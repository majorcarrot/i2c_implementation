==> flow/design.v <==
`timescale 1 ns / 1 ps
module clk_divider (
    input wire iw_ref_clk,  
    input wire iw_reset,    
    output reg or_i2c_clk   
);
    parameter SCALER = 1000;
    reg [9:0] r_count = 0;  
    always @(posedge iw_ref_clk) begin
        if (iw_reset) begin
            r_count <= 0;  
            or_i2c_clk <= 1'b0;
        end else begin
            if (r_count == SCALER / 2) begin  
                or_i2c_clk <= ~or_i2c_clk;
                r_count <= 0;
            end else begin
                r_count <= r_count + 1;
            end
        end
    end
endmodule
# Tool chain data of clk_divider
# What the tools print for clk_divider, step after step.
# Line numbers count from 1 in the design file above.
# Operators: Yosys type, input widths -> output width; for muxes data width and select width s.
# Cell names lack the library's common part.
# The mark n/a stands for no value.
[inputs] top_module="clk_divider" clock_port="iw_ref_clk" library="sky130hd" pvt_corner="tt_025C_1v80"

# After elaboration
# Source: Yosys, flattened and elaborated, memories not mapped. Widths are those after wreduce. Registers that Yosys merges into a memory's read port (data or address) are not register bits. Print and check cells do not count. Equal cells are merged and count once.
[word_totals] latchBits=0 ff_bits=11 inputBits=2 memories=0 clocked_rd_ports_x_width=0 rom_bits=0 word_cells=6 ram_bits=0
[op_classes] mul=0 div_mod_pow=0 n_addsub=1 n_reduce_logical=1 n_cmp=0 equal=1 shifts=0 bitwise=1 n_mux=0
[ops] operator="$add 10x1->10 const B" count=1
[ops] operator="$eq 10x9->1 const B" count=1
[ops] operator="$reduce_or 2->1" count=1
[ops] operator="$not 1->1" count=1

# Depth
# Yosys ltp: most cells in a row. Word level: on the elaborated netlist, between registers, memories and ports. Mapped: between sequential cells and ports; inverters and the memories' decode and read muxes count.
[logic_depth] ltp_word=2 abc_area=0 mapped_depth=6 mapped_depth_nobuf=6

# Synthesis result
# Yosys stat after the flow's synthesis: flattened, memories mapped to cells. It holds for the ABC_AREA given above (unset counts as 0); a run with the other value may have another netlist.
# The area totals of this step are shown rounded.
[by_type] cell="dfxtp_1" count=11 type_area_um2=220.211
[by_type] cell="nor2_1" count=13 type_area_um2=48.797
[by_type] cell="xnor2_1" count=5 type_area_um2=43.792
[by_type] cell="ha_1" count=2 type_area_um2=25.024
[by_type] cell="nand4_4" count=1 type_area_um2=21.27
[by_type] cell="nand3_1" count=4 type_area_um2=20.019
[by_type] cell="inv_1" count=5 type_area_um2=18.768
[by_type] cell="xor2_1" count=2 type_area_um2=17.517
[by_type] cell="o21ai_4" count=1 type_area_um2=16.266
[by_type] cell="nor3_1" count=3 type_area_um2=15.014
[by_type] cell="or3_4" count=1 type_area_um2=11.261
[by_type] cell="a21oi_1" count=2 type_area_um2=10.01
[by_type] cell="o211a_1" count=1 type_area_um2=10.01
[by_type] cell="a31o_2" count=1 type_area_um2=8.758
[by_type] cell="nand2_2" count=1 type_area_um2=6.256
[by_type] cell="nand2b_1" count=1 type_area_um2=6.256
[by_type] cell="nand4_1" count=1 type_area_um2=6.256
[by_type] cell="nor4_1" count=1 type_area_um2=6.256
# Other cell types: 2; their cells: 2.
[synth_totals] seq_area_um2=220.2 buf_cells=1 stdcells=58 area_um2=520.5 flip_flops=11

# Path before layout
# Source: OpenSTA report_checks on the synthesized netlist (no wires, ideal clock, input and output delay 20% of the period each), path of least setup slack; recovery checks are left aside. Register names are those of the netlist, which keeps one name where synthesis merged equal registers.
[synth_timing] kind="register -> register" start="register r_count[0]" end="register r_count[2]" t_required_ns=2.080 t_first_pin_ns=0.000 setup_slack_ns=0.854 arrival_ns=1.226 tclk_ns=2.2 stages=7 path_delay_ns=1.346 period_less_setup_slack_ns=1.346
# "path_delay_ns" is the arrival time less input delay plus setup time.
# "stages": output pins that drive a net of the path, with the launching flip-flop's if there is one; two outputs of one cell count as two.
# "period_less_setup_slack_ns" = period - worst setup slack (recovery checks aside). The figure is calculated, with input and output delays left at 20% of the set period.
# Between the ends stands the longest chain of elaborated cells between them, by number of cells; it is not shown to be the way that was timed. Of several equally long chains one is given.
# Each line given opens the expression or statement behind the cell; cells for indexed reads and writes are added by Yosys, which also makes memories of some case tables.
# A register here has more assigning lines than the two given.
[synth_via] cell_sequence="dfxtp_1 -> inv_1 -> ha_1 -> nand2b_1 -> or3_4 -> o21ai_4 -> nor2_1" elab_chain_len=2
[synth_rtl] element="start: declaration" line_no=8 text="reg [9:0] r_count = 0;"
[synth_rtl] element="start: assignment" line_no=11 text="r_count <= 0;"
[synth_rtl] element="start: assignment" line_no=18 text="r_count <= r_count + 1;"
[synth_rtl] element="$eq 10x9->1" line_no=14 text="if (r_count == SCALER / 2) begin"
[synth_rtl] element="$reduce_or 2->1"
[synth_rtl] element="end: assignment" line_no=16 text="r_count <= 0;"
[synth_rtl] element="end: assignment" line_no=18
[synth_rtl] element="end: declaration" line_no=8

# Design clk_divider on sky130hd. What follows are 2 stored runs of the flow, each under its own settings; their order means nothing. The constraints put input and output delay at 20% of the set period each and load the outputs with 0.01 pF.
run="job 1" settings period_ns=1.66 CORE_UTILIZATION=63 SETUP_SLACK_MARGIN=-0.07 HOLD_SLACK_MARGIN=0.08 CELL_PAD_IN_SITES_GLOBAL_PLACEMENT=0 CELL_PAD_IN_SITES_DETAIL_PLACEMENT=1 GPL_TIMING_DRIVEN=0 CTS_CLUSTER_SIZE=37 CTS_CLUSTER_DIAMETER=341 MAX_ROUTING_LAYER="met4" CAP_MARGIN=20 CORE_MARGIN=2 SLEW_MARGIN=20
run="job 1" outcome="no final report: floorplanning broke off with PDN-0185"
run="job 2" settings period_ns=1.26 CORE_UTILIZATION=48 SETUP_SLACK_MARGIN=0.23 PLACE_DENSITY_LB_ADDON=0.02 CORE_MARGIN=6 CELL_PAD_IN_SITES_GLOBAL_PLACEMENT=2 TNS_END_PERCENT=75 CTS_CLUSTER_DIAMETER=238 MIN_ROUTING_LAYER="met2" CAP_MARGIN=20 SLEW_MARGIN=20
run="job 2" outcome="no final report: placement broke off with FLW-0024"
